==> flow/design.v <==
module Binary_To7Segment
    (input i_Clk,
     input [3:0] i_Binary_Num,
     output      o_Segment_A,
     output      o_Segment_B,
     output      o_Segment_C,
     output      o_Segment_D,
     output      o_Segment_E,
     output      o_Segment_F,
     output      o_Segment_G);
    reg [6:0] r_Hex_Encoding = 7'h00;
    always @(posedge i_Clk)
        begin
            case (i_Binary_Num)
                4'b0000 : r_Hex_Encoding <= 7'h7E;
                4'b0001 : r_Hex_Encoding <= 7'h30;
                4'b0010 : r_Hex_Encoding <= 7'h6D;
                4'b0011 : r_Hex_Encoding <= 7'h79;
                4'b0100 : r_Hex_Encoding <= 7'h33;
                4'b0101 : r_Hex_Encoding <= 7'h5B;
                4'b0110 : r_Hex_Encoding <= 7'h5F;
                4'b0111 : r_Hex_Encoding <= 7'h70;
                4'b1000 : r_Hex_Encoding <= 7'h7F;
                4'b1001 : r_Hex_Encoding <= 7'h7B;
                4'b1010 : r_Hex_Encoding <= 7'h77;
                4'b1011 : r_Hex_Encoding <= 7'h1F;
                4'b1100 : r_Hex_Encoding <= 7'h4E;
                4'b1101 : r_Hex_Encoding <= 7'h3D;
                4'b1110 : r_Hex_Encoding <= 7'h4F;
                4'b1111 : r_Hex_Encoding <= 7'h47;
            endcase
        end  
    assign o_Segment_A = r_Hex_Encoding[6];
    assign o_Segment_B = r_Hex_Encoding[5];
    assign o_Segment_C = r_Hex_Encoding[4];
    assign o_Segment_D = r_Hex_Encoding[3];
    assign o_Segment_E = r_Hex_Encoding[2];
    assign o_Segment_F = r_Hex_Encoding[1];
    assign o_Segment_G = r_Hex_Encoding[0];
endmodule  
module Debounce_Switch
    (input i_Clk,
    input i_Switch,
    output o_Switch);
    parameter c_DEBOUNCE_LIMIT = 250000;  
    reg r_State = 1'b0;
    reg [17:0] r_Count = 0;
    always @(posedge i_Clk)
    begin
        if (i_Switch !== r_State && r_Count < c_DEBOUNCE_LIMIT)
            r_Count <= r_Count + 1;  
        else if (r_Count == c_DEBOUNCE_LIMIT)
            begin
                r_Count <= 0;
                r_State <= i_Switch;
            end
        else
            r_Count <= 0;
    end
    assign o_Switch = r_State;
endmodule  
module Enhanced_7_Segment_Top
    (input i_Clk,
     input i_Switch_1,
     output o_Segment1_A,
     output o_Segment1_B,
     output o_Segment1_C,
     output o_Segment1_D,
     output o_Segment1_E,
     output o_Segment1_F,
     output o_Segment1_G,
     output o_Segment2_A,
     output o_Segment2_B,
     output o_Segment2_C,
     output o_Segment2_D,
     output o_Segment2_E,
     output o_Segment2_F,
     output o_Segment2_G
     );
    wire w_Switch_1;
    reg  r_Switch_1 = 1'b0;
    reg [3:0] r_Count = 4'b0000;
    reg [3:0] r_Count2 = 4'b0000;
    wire w_Segment1_A;
    wire w_Segment1_B;
    wire w_Segment1_C;
    wire w_Segment1_D;
    wire w_Segment1_E;
    wire w_Segment1_F;
    wire w_Segment1_G;
    wire w_Segment2_A;
    wire w_Segment2_B;
    wire w_Segment2_C;
    wire w_Segment2_D;
    wire w_Segment2_E;
    wire w_Segment2_F;
    wire w_Segment2_G;
    Debounce_Switch Debounce_Switch_Inst
        (.i_Clk(i_Clk),
         .i_Switch(i_Switch_1),
         .o_Switch(w_Switch_1));
    always @(posedge i_Clk)
    begin
        r_Switch_1 <= w_Switch_1;
        if (w_Switch_1 == 1'b1 && r_Switch_1 == 1'b0)
        begin
            if (r_Count == 9 && r_Count2 == 9)
            begin
                r_Count <= 0;
                r_Count2 <= 0;
            end
            else if (r_Count == 9)
            begin
                r_Count <= 0;
                r_Count2 <= r_Count2 + 1;
            end
            else
                r_Count <= r_Count + 1;
        end
    end  
    Binary_To7Segment Inst1
        (.i_Clk(i_Clk),
         .i_Binary_Num(r_Count),
         .o_Segment_A(w_Segment2_A),
         .o_Segment_B(w_Segment2_B),
         .o_Segment_C(w_Segment2_C),
         .o_Segment_D(w_Segment2_D),
         .o_Segment_E(w_Segment2_E),
         .o_Segment_F(w_Segment2_F),
         .o_Segment_G(w_Segment2_G));
    Binary_To7Segment Inst2
        (.i_Clk(i_Clk),
         .i_Binary_Num(r_Count2),
         .o_Segment_A(w_Segment1_A),
         .o_Segment_B(w_Segment1_B),
         .o_Segment_C(w_Segment1_C),
         .o_Segment_D(w_Segment1_D),
         .o_Segment_E(w_Segment1_E),
         .o_Segment_F(w_Segment1_F),
         .o_Segment_G(w_Segment1_G));
    assign o_Segment1_A = ~w_Segment1_A;
    assign o_Segment1_B = ~w_Segment1_B;
    assign o_Segment1_C = ~w_Segment1_C;
    assign o_Segment1_D = ~w_Segment1_D;
    assign o_Segment1_E = ~w_Segment1_E;
    assign o_Segment1_F = ~w_Segment1_F;
    assign o_Segment1_G = ~w_Segment1_G;
    assign o_Segment2_A = ~w_Segment2_A;
    assign o_Segment2_B = ~w_Segment2_B;
    assign o_Segment2_C = ~w_Segment2_C;
    assign o_Segment2_D = ~w_Segment2_D;
    assign o_Segment2_E = ~w_Segment2_E;
    assign o_Segment2_F = ~w_Segment2_F;
    assign o_Segment2_G = ~w_Segment2_G;
endmodule  
Reports on Enhanced_7_Segment_Top. Tool output for the design above, in the order of the flow. Line numbers count from 1 in the design file above. Operators carry their Yosys type and port widths (W data, S select, Z words). The mark - stands for no value.

Top: Enhanced_7_Segment_Top. Clock input: i_Clk. Cell library: sky130hd. Library corner: tt_025C_1v80.

Word level. Source: Yosys, flattened and elaborated, memories not mapped. Widths are those after wreduce. Registers that Yosys merges into a memory's read port (data or address) are not register bits. Print and check cells do not count. Memory sizes are those after Yosys's memory passes, which may raise the word count (mostly to a power of two), join words into wider ones and drop unused or constant bits.

For reductions and logical operators the number is 7. For multiply operators the number is 0. The entry for $add $sub $neg reads 3. Under eq/ne operators stands 4. Multiplexer cells: 1. Shift operators: 0. The figure for div/mod/pow operators is 0. Magnitude comparators: 1. For bitwise logic cells the number is 16.

Operators with widths (count): $add A18 B1 Y18 const B (1); $lt A18 B18 Y1 const B (1); $eq A18 B18 Y1 const B (1); $not A1 Y1 (16); $add A4 B1 Y4 const B (2); $eq A4 B4 Y1 const B (2); $reduce_and A2 Y1 (2); $mux W4 (1); $logic_and A1 B1 Y1 (3); $reduce_bool A2 Y1 (1); $reduce_or A2 Y1 (1); $nex A1 B1 Y1 (1).

For word-level cells the number is 39. Input bits: 2. For register bits after elaboration the number is 28. The entry for memories kept reads 2. RAM bits: 0. The entry for memory bits (read-only) reads 224. The entry for output and inout port bits reads 14. Word width x clocked read ports: 14. The entry for bits in latches reads 0.

Memory list: (name not given) (words 16, bits a word 7, read ports 1, write ports 0, line 14) `case (i_Binary_Num)`; (name not given) (words 16, bits a word 7, read ports 1, write ports 0, line 14).

Depth. Longest topological path by Yosys (ltp), each cell counted once; first at word level (registers and memories cut), then after technology mapping (sequential cells cut; the memories' decode and read muxes count).

The figure for depth in word-level cells is 4. The entry for ABC_AREA reads 1. Under mapped depth stands 8. Under depth with buffers taken out stands 8.

Synthesis result. Yosys stat after the flow's synthesis: flattened, memories mapped to cells. It holds for the ABC_AREA given above (unset counts as 0); a run with the other value may have another netlist.

For sequential area the number is 930.9 um2. The entry for cells in the netlist reads 292. The entry for mapped flip-flops reads 42. For mapped area the number is 2277.2 um2. For buffers the number is 3.

Cell types: sky130_fd_sc_hd__dfxtp_1 (count 33, area in all 660.634 um2); sky130_fd_sc_hd__edfxtp_1 (count 9, area in all 270.259 um2); sky130_fd_sc_hd__ha_1 (count 18, area in all 225.216 um2); sky130_fd_sc_hd__inv_1 (count 55, area in all 206.448 um2); sky130_fd_sc_hd__nand2_1 (count 44, area in all 165.158 um2); sky130_fd_sc_hd__nor2_1 (count 36, area in all 135.13 um2); sky130_fd_sc_hd__nand3_1 (count 16, area in all 80.077 um2); sky130_fd_sc_hd__o21ai_0 (count 14, area in all 70.067 um2); sky130_fd_sc_hd__a21oi_1 (count 13, area in all 65.062 um2); sky130_fd_sc_hd__nand2_2 (count 7, area in all 43.792 um2); sky130_fd_sc_hd__nor2_2 (count 7, area in all 43.792 um2); sky130_fd_sc_hd__xnor2_1 (count 5, area in all 43.792 um2); sky130_fd_sc_hd__xor2_1 (count 4, area in all 35.034 um2); sky130_fd_sc_hd__nor2_4 (count 3, area in all 33.782 um2); sky130_fd_sc_hd__nand4_1 (count 4, area in all 25.024 um2); sky130_fd_sc_hd__o21bai_1 (count 3, area in all 22.522 um2); sky130_fd_sc_hd__o32ai_1 (count 2, area in all 17.517 um2); sky130_fd_sc_hd__nor3_4 (count 1, area in all 16.266 um2).

Other cell types: 13; their cells: 18.

Timing after synthesis. Path of least setup slack by OpenSTA after synthesis, without wires, with an ideal clock, recovery checks aside; 20% of the period is set as input and as output delay. Where synthesis merged equal registers, the netlist keeps one of their names.

Path type: flip-flop to flip-flop. From: register r_Count[1]. To: register r_Count2[0]. Under time at the first pin stands 0 ps. Under arrival time stands 1218 ps. The entry for required time reads 2479 ps. The figure for driving pins on the path is 5. Path delay: 1579 ps. Under path buffers stands 0. The entry for library setup time reads 361 ps. Under slack stands 1261 ps. Clock period: 2840 ps. Synthesis period reached: 1579 ps.

"path delay" is the arrival time less input delay plus setup time. "driving pins on the path" counts driving pins, that of a launching flip-flop among them; a cell with two outputs on the path counts twice. "synthesis period reached" is the clock period less the worst setup slack; recovery checks do not enter. This is arithmetic on one report: input and output delays are still those of the set period (20% each). The rows between start and end are the longest chain of elaborated cells between them; the timing report does not say that the signal goes this way. Where chains are equally long, one stands for them. Each line given opens the expression or statement behind the cell; cells for indexed reads and writes are added by Yosys, which also makes memories of some case tables. A register here has more assigning lines than the two given. Only ways into the end's enable, where the timed path ends, are counted here.

Cell sequence: sky130_fd_sc_hd__edfxtp_1 > sky130_fd_sc_hd__inv_1 > sky130_fd_sc_hd__ha_1 > sky130_fd_sc_hd__nand3_1 > sky130_fd_sc_hd__nor3_1. The entry for cells in the longest elaborated chain reads 4. The figure for elaborated cells between the ends (all ways) is 4. Classes of those cells: 1 x eq/ne; 3 x reduce/logical.

RTL lines, path after synthesis: start, declared (line 82) `reg [3:0] r_Count = 4'b0000;`; start, assigned (line 109) `r_Count <= 0;`; start, assigned (line 118) `r_Count <= r_Count + 1;`; $eq A4 B4 Y1 (line 107) `if (r_Count == 9 && r_Count2 == 9)`; $logic_and A1 B1 Y1 (line 107); $reduce_bool A2 Y1; $reduce_and A2 Y1; end, assigned (line 110) `r_Count2 <= 0;`; end, assigned (line 115) `r_Count2 <= r_Count2 + 1;`; end, declared (line 83) `reg [3:0] r_Count2 = 4'b0000;`.

Path in the finished layout. From the final timing report of run A: the path of least setup slack in the routed layout; clock arrival at registers is part of the times. The path's times are printed in steps of 10 ps; the period is the one set.

Path type: flip-flop to flip-flop. From: register r_Count[1]. To: register r_Count2[3]. The entry for required time reads 2710 ps. Clock period: 2690 ps. Under arrival time stands 1810 ps. The figure for driving pins on the path is 6. Under path buffers stands 0. Under slack stands 900 ps. Under time at the first pin stands 290 ps. The entry for library setup time reads 260 ps.

The rows between start and end are the longest chain of elaborated cells between them; the timing report does not say that the signal goes this way. Where chains are equally long, one stands for them. A register here has more assigning lines than the two given. The path ends at the data pin of a flip-flop with enable; ways to the enable are not counted.

Cell sequence: sky130_fd_sc_hd__edfxtp_1 > sky130_fd_sc_hd__inv_1 > sky130_fd_sc_hd__ha_1 > sky130_fd_sc_hd__nand3_1 > sky130_fd_sc_hd__nor3b_1 > sky130_fd_sc_hd__a21oi_1. The entry for cells in the longest elaborated chain reads 2. The figure for elaborated cells between the ends (all ways) is 3. Classes of those cells: 1 x eq/ne; 1 x mux; 1 x reduce/logical.

RTL lines, path post-layout: start, declared (line 82) `reg [3:0] r_Count = 4'b0000;`; start, assigned (line 109) `r_Count <= 0;`; start, assigned (line 118) `r_Count <= r_Count + 1;`; $eq A4 B4 Y1 (line 112) `else if (r_Count == 9)`; $mux W4 (line 112); end, assigned (line 110) `r_Count2 <= 0;`; end, assigned (line 115) `r_Count2 <= r_Count2 + 1;`; end, declared (line 83) `reg [3:0] r_Count2 = 4'b0000;`.

Settings and measured results of 2 stored flow runs for module Enhanced_7_Segment_Top (sky130hd), not sorted in any way. The constraints put input and output delay at 20% of the set period each and load the outputs with 0.01 pF. By "time used up by the worst setup path" is meant the share of the clock period that the worst setup path is allowed (20% is reserved at inputs, 20% at outputs), minus its slack. Clock arrival times at its registers enter into it. "time used up by the worst setup path" is known to 10 ps.

Run A has these settings: period_ns 2.69; CORE_UTILIZATION 50; PLACE_DENSITY_LB_ADDON 0.24; ABC_AREA 1; CTS_CLUSTER_SIZE 33; CAP_MARGIN 30; MIN_ROUTING_LAYER met1; CORE_MARGIN 2; SLEW_MARGIN 20. The measured Yosys chip area after synthesis is 2277.2 um2. The overall die area reads 5110.1 um2. The time used up by the worst setup path is 1790 ps. Critical path kind: flip-flop to flip-flop. The utilization of the finished layout reads 0.589. The worst hold slack in the final report is 453 ps. The setup slack of the critical path is 903 ps.

Run B has these settings: period_ns 2.79; CORE_UTILIZATION 24; SETUP_SLACK_MARGIN -0.08; PLACE_DENSITY_LB_ADDON 0.16; ABC_AREA 1; GPL_TIMING_DRIVEN 1; GPL_ROUTABILITY_DRIVEN 0; CTS_CLUSTER_SIZE 42; CTS_CLUSTER_DIAMETER 282; MAX_ROUTING_LAYER met5; CAP_MARGIN 20; CORE_MARGIN 2; SLEW_MARGIN 20. The measured Yosys chip area after synthesis is 2277.2 um2. The overall die area reads 10283.0 um2. The time used up by the worst setup path is 1820 ps. Critical path kind: flip-flop to flip-flop. The utilization of the finished layout reads 0.287. The worst hold slack in the final report is 444 ps. The setup slack of the critical path is 972 ps.
